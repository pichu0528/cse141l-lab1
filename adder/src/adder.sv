==> flow/design.v <==
module adder #(
        parameter W = 64
    )
    (
        input clk,
        input [W-1:0] a_i, b_i,
        output logic [W:0] sum_o,
        output logic is_odd_o
    );
    logic [W-1:0] a_r, b_r;
    logic [W:0]  sum_next;
    assign sum_next = a_r + b_r;
    always_ff @(posedge clk)  
        begin
        a_r <= a_i;
        b_r <= b_i;
        sum_o <= sum_next;
		  is_odd_o <= sum_next[0];
    end
endmodule
# Step by step through the tools: adder
# Tool output for the design above, in the order of the flow.
# Lines are those of the file above, counted from 1.
# Operators: Yosys type, input widths -> output width; for muxes data width and select width s.
# Cell names lack the library's common part.
# Not given: n/a
dict set report design {
  top {adder}
  clock_port {clk}
  library {sky130hd}
  lib_corner {tt_025C_1v80}
}

# Word level
# Source: Yosys, flattened and elaborated, memories not mapped. Widths are those after wreduce; folded enables and synchronous resets count as part of the registers. Registers that Yosys merges into a memory's read port (data or address) are not register bits. Print and check cells do not count. Equal cells are merged and count once.
dict set report bits {
  regBits 194
  in_bits 129
}
dict set report op_classes {
  addsub 1
}
# cell count
set op_table {}
lappend op_table {{$add 64x64->65} 1}

# Logic depth
# Depth = most cells in a row (Yosys ltp): at word level without a register or memory, in the mapped netlist without a sequential cell, where the memories' decode and read muxes count.
dict set report logic_depth {
  depth_word 1
  ABC_AREA 0
  mapped_depth 11
  depth_no_buf 11
}

# Synthesis result
# The flow's flattened synthesis, as Yosys stat reports it; memories are mapped. The netlist is that of the ABC_AREA named above (0 if unset); the other value can give another one.
# The area totals of this step are shown rounded.
dict set report mapped {
  cells 784
  area_um2 7858
  ff_cells 193
  buffers 35
}
# cell_type count type_area_um2
set by_type {}
lappend by_type {dfxtp_1 193 3.86E+03}
lappend by_type {ha_1 64 800.768}
lappend by_type {a21oi_1 68 340.326}
lappend by_type {xnor2_1 35 306.544}
lappend by_type {a21o_1 35 262.752}
lappend by_type {o21ai_0 45 225.216}
lappend by_type {nand2_1 54 202.694}
lappend by_type {xor2_1 22 192.685}
lappend by_type {nor2_1 46 172.666}
lappend by_type {nand4_1 26 162.656}
lappend by_type {clkbuf_1 21 78.826}
lappend by_type {nor3_1 15 75.072}
lappend by_type {o21bai_1 9 67.565}
lappend by_type {a31oi_1 10 62.56}
lappend by_type {a211oi_1 8 60.058}
lappend by_type {inv_1 15 56.304}
lappend by_type {or3_1 9 56.304}
lappend by_type {and4_1 6 52.55}
# Other cell types: 50; their cells: 103.

# Timing after synthesis
# Path of least setup slack by OpenSTA after synthesis, without wires, with an ideal clock, recovery checks aside; 20% of the period is set as input and as output delay. Where synthesis merged equal registers, the netlist keeps one of their names.
dict set report synth_path {
  kind {register to register}
  start {register a_r[0]}
  end {register sum_o[62]}
  tclk_ns 4.05
  setup_time_ns 0.120
  arrival_time_ns 2.621
  setup_slack_ns 1.309
  path_delay_ns 2.741
  path_stages 12
  n_path_buf 0
  period_less_setup_slack_ns 2.741
}
# "path_delay_ns" = arrival - input delay + setup time.
# "path_stages" counts driving pins, that of a launching flip-flop among them; a cell with two outputs on the path counts twice.
# "period_less_setup_slack_ns" is the clock period less the worst setup slack; recovery checks do not enter. This is arithmetic on one report: input and output delays are still those of the set period (20% each).
# The rows between start and end are the longest chain of elaborated cells between them; the timing report does not say that the signal goes this way. Where chains are equally long, one stands for them.
# A line is the first line of the expression or statement that the cell stems from. Yosys adds cells for indexed reads and writes and turns some case tables into memories.
dict set report synth_via {
  path_cell_list {dfxtp_1 -> ha_1 -> fa_1 -> a21o_1 -> a221oi_2 -> o31a_1 -> nor3b_1 -> o21ai_1 -> a21oi_1 -> o21a_1 -> a221o_1 -> xor2_1}
  elab_chain_cells 1
}
# element line_no
set synth_lines {}
lappend synth_lines {{start: declaration} 10} ;# logic [W-1:0] a_r, b_r;
lappend synth_lines {{start: assignment} 15} ;# a_r <= a_i;
lappend synth_lines {{$add 64x64->65} 12} ;# assign sum_next = a_r + b_r;
lappend synth_lines {{end: assignment} 17} ;# sum_o <= sum_next;
lappend synth_lines {{end: declaration} 7} ;# output logic [W:0] sum_o,

# Timing after layout
# From the final timing report of run 1: the path of least setup slack in the routed layout; clock arrival at registers is part of the times.
dict set report layout_path {
  kind {register to register}
  start {register a_r[0]}
  end {register sum_o[44]}
  tclk_ns 1.92
  setup_time_ns 0.07
  arrival_time_ns 3.09
  setup_slack_ns -0.81
  path_stages 13
  n_path_buf 1
}
# The rows between start and end are the longest chain of elaborated cells between them; the timing report does not say that the signal goes this way. Where chains are equally long, one stands for them.
dict set report layout_via {
  path_cell_list {dfxtp_2 -> ha_4 -> fa_2 -> a21o_1 -> a221oi_2 -> o31a_1 -> nor3b_4 -> o21ai_2 -> buf_4 -> nand2_2 -> or3_4 -> a21oi_2 -> xnor2_1}
  elab_chain_cells 1
}
# element line_no
set layout_lines {}
lappend layout_lines {{start: declaration} 10} ;# logic [W-1:0] a_r, b_r;
lappend layout_lines {{start: assignment} 15} ;# a_r <= a_i;
lappend layout_lines {{$add 64x64->65} 12} ;# assign sum_next = a_r + b_r;
lappend layout_lines {{end: assignment} 17} ;# sum_o <= sum_next;
lappend layout_lines {{end: declaration} 7} ;# output logic [W:0] sum_o,

Flow measurements of adder on sky130hd: 2 stored runs with different settings, listed in no order. Input and output delays are each 20% of the period that was set; the output load is 0.01 pF.
"achieved_period_ns": clock period set for the run, less the worst setup slack. It is reckoned from that one timing run; input and output delays stay at 20% of the period that was set.
By "critical_path_time_ns" is meant the share of the clock period that the worst setup path is allowed (20% is reserved at inputs, 20% at outputs), minus its slack. Clock arrival times at its registers enter into it.
Measured values are rounded.

[flow] run 1: files
==> flow/run.sh <==
#!/bin/bash
# the make line also repeats the synthesis and layout settings of config.mk as NAME=value (left out here)
make -C /OpenROAD-flow-scripts/flow DESIGN_CONFIG=/design/flow/config.mk WORK_HOME=/design/flow/orfs CLKGATE_MAP_FILE= finish
==> flow/config.mk <==
export PLATFORM = sky130hd
export DESIGN_NAME = adder
export DESIGN_NICKNAME = adder
export VERILOG_FILES = /design/flow/design.v
export SDC_FILE = /design/flow/constraint.sdc
export NUM_CORES = 4
export LEC_CHECK = 0
export CAP_MARGIN = 20
export CORE_MARGIN = 2
export CORE_UTILIZATION = 40
export SLEW_MARGIN = 20
==> flow/constraint.sdc <==
create_clock -name core_clock -period 1.92 [get_ports {clk}]
set_input_delay 0.3840 -clock core_clock [delete_from_list [all_inputs] [get_ports {clk}]]
set_output_delay 0.3840 -clock core_clock [all_outputs]
set_load 0.01 [all_outputs]

[flow] run 1: metrics
[metrics] critical_path_time_ns = 2.73
[metrics] path_kind = register to register
[metrics] holdWs_ns = 0.381
[metrics] design.die.area_um2 = 20780
[metrics] setupTns_ns = -28.44
[metrics] finalUtil_pct = 70.0
[metrics] achieved_period_ns = 2.731
[metrics] worstSetupSlack_ns = -0.811
[metrics] ys_area_um2 = 7858

[flow] run 2: files
==> flow/run.sh <==
#!/bin/bash
# the make line also repeats the synthesis and layout settings of config.mk as NAME=value (left out here)
make -C /OpenROAD-flow-scripts/flow DESIGN_CONFIG=/design/flow/config.mk WORK_HOME=/design/flow/orfs CLKGATE_MAP_FILE= finish
==> flow/config.mk <==
export PLATFORM = sky130hd
export DESIGN_NAME = adder
export DESIGN_NICKNAME = adder
export VERILOG_FILES = /design/flow/design.v
export SDC_FILE = /design/flow/constraint.sdc
export NUM_CORES = 4
export LEC_CHECK = 0
export ABC_AREA = 0
export CAP_MARGIN = 5
export CELL_PAD_IN_SITES_GLOBAL_PLACEMENT = 0
export CORE_MARGIN = 5
export CORE_UTILIZATION = 42
export CTS_CLUSTER_DIAMETER = 366
export CTS_CLUSTER_SIZE = 40
export PLACE_DENSITY_LB_ADDON = 0.07
export SETUP_SLACK_MARGIN = 0.23
export SLEW_MARGIN = 25
==> flow/constraint.sdc <==
create_clock -name core_clock -period 1.94 [get_ports {clk}]
set_input_delay 0.3880 -clock core_clock [delete_from_list [all_inputs] [get_ports {clk}]]
set_output_delay 0.3880 -clock core_clock [all_outputs]
set_load 0.01 [all_outputs]

[flow] run 2: metrics
[metrics] critical_path_time_ns = 2.79
[metrics] path_kind = register to register
[metrics] holdWs_ns = 0.389
[metrics] design.die.area_um2 = 21540
[metrics] setupTns_ns = -26.33
[metrics] finalUtil_pct = 73.6
[metrics] achieved_period_ns = 2.785
[metrics] worstSetupSlack_ns = -0.845
[metrics] ys_area_um2 = 7858
