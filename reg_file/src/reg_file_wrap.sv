==> flow/design.v <==
module reg_file  #(
        parameter addr_width_p = 4,          
        parameter data_width_p = 8          
    )
    (
        input clk,
        input [addr_width_p-1:0] rs_addr_i,          
        input [addr_width_p-1:0] rd_addr_i,          
        input [addr_width_p-1:0] w_addr_i,           
        input wen_i,                                 
        input [data_width_p-1:0] w_data_i,           
        output logic [data_width_p-1:0] rs_val_o,    
        output logic [data_width_p-1:0] rd_val_o     
    );
    parameter int NUM_REGS = 2**addr_width_p;            
    logic [data_width_p-1:0] RF [0:NUM_REGS-1];      
    assign rs_val_o = RF [rs_addr_i];
    assign rd_val_o = RF [rd_addr_i];
    always_ff @ (posedge clk)
        begin
        if (wen_i)
            begin
            RF [w_addr_i] <= w_data_i;
        end     
    end
endmodule
module reg_file_wrap #(
        parameter addr_width_p = 5,
        parameter data_width_p = 64
    )
    (
        input clk,
        input [addr_width_p-1:0] rs_addr_i,
        input [addr_width_p-1:0] rd_addr_i,
        input [addr_width_p-1:0] w_addr_i,
        input wen_i,
        input [data_width_p-1:0] w_data_i,
        output logic [data_width_p-1:0] rs_val_o,
        output logic [data_width_p-1:0] rd_val_o
    );
    logic [addr_width_p-1:0] rs_addr_r;
    logic [addr_width_p-1:0] rd_addr_r;
    logic [addr_width_p-1:0] w_addr_r;
    logic wen_r;
    logic [data_width_p-1:0] w_data_r;
    logic [data_width_p-1:0] rs_val;
    logic [data_width_p-1:0] rd_val;
    reg_file #(
            .addr_width_p(addr_width_p),
            .data_width_p(data_width_p)
        )
        rf (
            .clk(clk),
            .rs_addr_i(rs_addr_r),
            .rd_addr_i(rd_addr_r),
            .w_addr_i(w_addr_r),
            .wen_i(wen_r),
            .w_data_i(w_data_r),
            .rs_val_o(rs_val),
            .rd_val_o(rd_val)
        );
    always_ff @(posedge clk)
        begin
        wen_r       <= wen_i;
        rs_addr_r   <= rs_addr_i;
        rd_addr_r   <= rd_addr_i;
        w_addr_r    <= w_addr_i;
        w_data_r    <= w_data_i;
        rs_val_o    <= rs_val;
        rd_val_o    <= rd_val;
    end
endmodule  
Reports on reg_file_wrap
What the tools print for reg_file_wrap, step after step.
Lines are those of the file above, counted from 1.
Cell names lack the library's common part.
The mark n/a stands for no value.
- design top: reg_file_wrap
- clock: clk
- library: sky130hd
- timing corner: tt_025C_1v80

Elaborated design
Yosys after proc, flatten, opt, wreduce and memory -nomap, before mapping. Enables and synchronous resets that opt folds into registers are not counted as muxes. Memory bits, and registers merged into a memory's read port (data or address), are not among the register bits. Print and check cells are not counted. Equal cells are merged and count once.
Yosys's memory passes give these memory sizes; they may raise the number of words (mostly to a power of two), join words into wider ones and drop unused or constant bits.
- flip-flop bits (word level) at 80
- noted bits in latches: 0
- RAM bits at 2048
- memory bits (read-only): 0
- clocked read ports x word width at 128
- memories at 1
- input bits at 81
- noted output and inout bits: 128
- elaborated cells at 9
- noted add/subtract/negate cells: 0
- $mul: 0
- noted div/mod/pow operators: 0
- order comparisons at 0
- noted eq/ne operators: 0
- shift-type cells at 0
- noted muxes and demuxes: 3
- bitwise gates (word level) at 0
- noted reductions and logical operators: 0
- memories (memory ; words ; width ; rd ports ; write ports ; line ; source):
    rf.RF ; 32 ; 64 ; 2 ; 1 ; 16 ; logic [data_width_p-1:0] RF [0:NUM_REGS-1];
- operator list (kind ; number):
    64-bit two-way mux ; 1
    5-bit two-way mux ; 1
    1-bit two-way mux ; 1

Longest topological paths
Longest topological path by Yosys (ltp), each cell counted once; first at word level (registers and memories cut), then after technology mapping (sequential cells cut; the memories' decode and read muxes count).
- word-level depth at 1
- ABC_AREA at 0
- noted gate-level depth with buffers: 9
- gate-level depth less buffers at 4

Synthesis result
Yosys stat after the flow's synthesis: flattened, memories mapped to cells. It holds for the ABC_AREA given above (unset counts as 0); a run with the other value may have another netlist.
- cell types (cell type ; number ; total area (um2)):
    edfxtp_1 ; 2048 ; 6.15E+04
    mux4_2 ; 1098 ; 2.47E+04
    dfxtp_1 ; 208 ; 4.16E+03
    mux2_2 ; 229 ; 2.58E+03
    mux2i_1 ; 153 ; 1.53E+03
    buf_2 ; 150 ; 750.72
    o22ai_1 ; 71 ; 444.176
    clkbuf_1 ; 105 ; 394.128
    a221oi_1 ; 43 ; 376.611
    buf_4 ; 40 ; 300.288
    a211oi_1 ; 38 ; 285.274
    nor2_1 ; 52 ; 195.187
    o21ai_0 ; 34 ; 170.163
    a21boi_0 ; 19 ; 142.637
    a221o_1 ; 14 ; 140.134
    buf_1 ; 36 ; 135.13
    nor2b_1 ; 21 ; 131.376
    a21oi_1 ; 19 ; 95.091
Not listed: further types 12, cells in them 46.
- noted standard cells after synthesis: 4424
- noted synthesis area: 98399.4 um2
- noted sequential part of the area: 65663.0 um2
- flip-flops: 2256
By module: a second synthesis without flattening, with its own total; a netlist apart from the flattened one above.
- cell total of the unflattened synthesis at 4521
- area total of the unflattened synthesis at 98261.7 um2
Each row is one instance without its submodules.
- modules (module ; instances ; cells ; area (um2) ; sequential area (um2)):
    reg_file ; 1 ; 4313 ; 94097.7 ; 61499.0
    reg_file_wrap ; 1 ; 208 ; 4164.0 ; 4164.0

Timing after synthesis
Source: OpenSTA report_checks on the synthesized netlist (no wires, ideal clock, input and output delay 20% of the period each), path of least setup slack; recovery checks are left aside. Register names are those of the netlist, which keeps one name where synthesis merged equal registers.
- path type: register to register
- from: register wen_r
- to: memory rf.RF[28][0]
- period at 4.9 ns
- noted setup time: 0.487 ns
- time at the first pin at 0.000 ns
- arrival time: 3.659 ns
- data required time at 4.413 ns
- slack at 0.754 ns
- noted path delay: 4.146 ns
- noted stages on the path: 4
- noted path buffers: 1
- period reached after synthesis: 4.146 ns
"path delay" is the arrival time less input delay plus setup time.
"stages on the path": output pins that drive a net of the path, with the launching flip-flop's if there is one; two outputs of one cell count as two.
"period reached after synthesis" = period - worst setup slack (recovery checks aside). The figure is calculated, with input and output delays left at 20% of the set period.
Between the ends stands the longest chain of elaborated cells between them, by number of cells; it is not shown to be the way that was timed. Of several equally long chains one is given.
A line is the first line of the expression or statement that the cell stems from. Yosys adds cells for indexed reads and writes and turns some case tables into memories.
Only ways into the end's enable, where the timed path ends, are counted here.
- cells stage by stage: dfxtp_1 > or3b_2 > clkbuf_1 > nor2_1
- cells in the longest elaborated chain: 1
- noted elaborated cells between the ends (all ways): 2
- RTL lines with such cells: 1
- those cells by class: mux (2)
- ends and longest elaborated chain, post-synthesis (item ; line ; source):
    start, declared ; 44 ; logic wen_r;
    start, assigned ; 64 ; wen_r       <= wen_i;
    5-bit two-way mux ; 21 ; if (wen_i)
    end, declared ; 16 ; logic [data_width_p-1:0] RF [0:NUM_REGS-1];

Path in the finished layout
From the final timing report of flow run A: the path of least setup slack in the routed layout; clock arrival at registers is part of the times.
- path type: register to register
- from: register rs_addr_r[4]
- to: register rs_val_o[40]
- period at 3.11 ns
- noted setup time: 0.20 ns
- time at the first pin at 1.02 ns
- arrival time: 3.90 ns
- data required time at 3.93 ns
- slack at 0.04 ns
- noted stages on the path: 6
- noted path buffers: 2
- cells stage by stage: dfxtp_1 > or2_2 > clkbuf_2 > clkbuf_4 > o22ai_2 > a221oi_4
- ends and longest elaborated chain, post-layout (item ; line ; source):
    start, declared ; 41 ; logic [addr_width_p-1:0] rs_addr_r;
    start, assigned ; 65 ; rs_addr_r   <= rs_addr_i;
    end, declared ; 38 ; output logic [data_width_p-1:0] rs_val_o,
Chain of elaborated cells between the ends: none given.

Lab notebook: reg_file_wrap

Stored flow runs of reg_file_wrap (2 of them; Yosys, OpenROAD, sky130hd). They differ in their settings and are not a sequence. Constraints: input delay and output delay 20% of the set period each, output load 0.01 pF.
"achieved period" is the run's clock period less its worst setup slack. It is reckoned from that one timing run; input and output delays stay at 20% of the period that was set.
"critical path time" = time allowed to the worst setup path (clock period - input delay - output delay, where it has them) - its slack; a late launch clock adds to it, a late capture clock takes from it.
"total power after layout" is the tool's figure for a default switching activity; nothing was simulated.

Flow run A

==> flow/run.sh <==
#!/bin/bash
# the make line also repeats the synthesis and layout settings of config.mk as NAME=value (left out here)
make -C /OpenROAD-flow-scripts/flow DESIGN_CONFIG=/design/flow/config.mk WORK_HOME=/design/flow/orfs CLKGATE_MAP_FILE= finish
==> flow/config.mk <==
export PLATFORM = sky130hd
export DESIGN_NAME = reg_file_wrap
export DESIGN_NICKNAME = reg_file_wrap
export VERILOG_FILES = /design/flow/design.v
export SDC_FILE = /design/flow/constraint.sdc
export NUM_CORES = 4
export LEC_CHECK = 0
export CAP_MARGIN = 0
export CORE_MARGIN = 10
export CORE_UTILIZATION = 55
export CTS_CLUSTER_DIAMETER = 31
export GPL_TIMING_DRIVEN = 0
export HOLD_SLACK_MARGIN = 0.21
export MAX_ROUTING_LAYER = met4
export PLACE_DENSITY_LB_ADDON = 0.2
export SETUP_SLACK_MARGIN = 0.84
export SLEW_MARGIN = 40
==> flow/constraint.sdc <==
create_clock -name core_clock -period 3.11 [get_ports {clk}]
set_input_delay 0.6220 -clock core_clock [delete_from_list [all_inputs] [get_ports {clk}]]
set_output_delay 0.6220 -clock core_clock [all_outputs]
set_load 0.01 [all_outputs]

Measured in flow run A:
- worst slack on setup checks at 0.035 ns
- area inside the die boundary at 196,227.0 um2
- noted the utilization after layout: 76.8%
- chip area after synthesis (Yosys): 98,399.4 um2
- noted the standard-cell area after layout: 136,861.0 um2
- achieved period at 3.075 ns
- noted the critical path time: 3.07 ns
- critical path type: register to register
- noted the total power after layout: 93.598 mW
- smallest hold slack at 0.231 ns
- total negative slack on setup checks at 0.000 ns

Flow run B

==> flow/run.sh <==
#!/bin/bash
# the make line also repeats the synthesis and layout settings of config.mk as NAME=value (left out here)
make -C /OpenROAD-flow-scripts/flow DESIGN_CONFIG=/design/flow/config.mk WORK_HOME=/design/flow/orfs CLKGATE_MAP_FILE= finish
==> flow/config.mk <==
export PLATFORM = sky130hd
export DESIGN_NAME = reg_file_wrap
export DESIGN_NICKNAME = reg_file_wrap
export VERILOG_FILES = /design/flow/design.v
export SDC_FILE = /design/flow/constraint.sdc
export NUM_CORES = 4
export LEC_CHECK = 0
export CAP_MARGIN = 20
export CELL_PAD_IN_SITES_GLOBAL_PLACEMENT = 3
export CORE_ASPECT_RATIO = 0.74
export CORE_MARGIN = 10
export CORE_UTILIZATION = 42
export CTS_CLUSTER_SIZE = 79
export GPL_TIMING_DRIVEN = 1
export HOLD_SLACK_MARGIN = 0.21
export PLACE_DENSITY_LB_ADDON = 0.1
export SETUP_SLACK_MARGIN = -0.46
export SLEW_MARGIN = 20
export TNS_END_PERCENT = 90
==> flow/constraint.sdc <==
create_clock -name core_clock -period 8.51 [get_ports {clk}]
set_input_delay 1.7020 -clock core_clock [delete_from_list [all_inputs] [get_ports {clk}]]
set_output_delay 1.7020 -clock core_clock [all_outputs]
set_load 0.01 [all_outputs]

Measured in flow run B:
- noted the total power after layout: 25.044 mW
- noted the standard-cell area after layout: 112,179.0 um2
- noted the critical path time: 2.05 ns
- critical path type: register to output
- noted the utilization after layout: 48.3%
- worst slack on setup checks at 4.759 ns
- area inside the die boundary at 254,263.0 um2
- chip area after synthesis (Yosys): 98,399.4 um2
- total negative slack on setup checks at 0.000 ns
- achieved period at 3.751 ns
- smallest hold slack at 0.699 ns
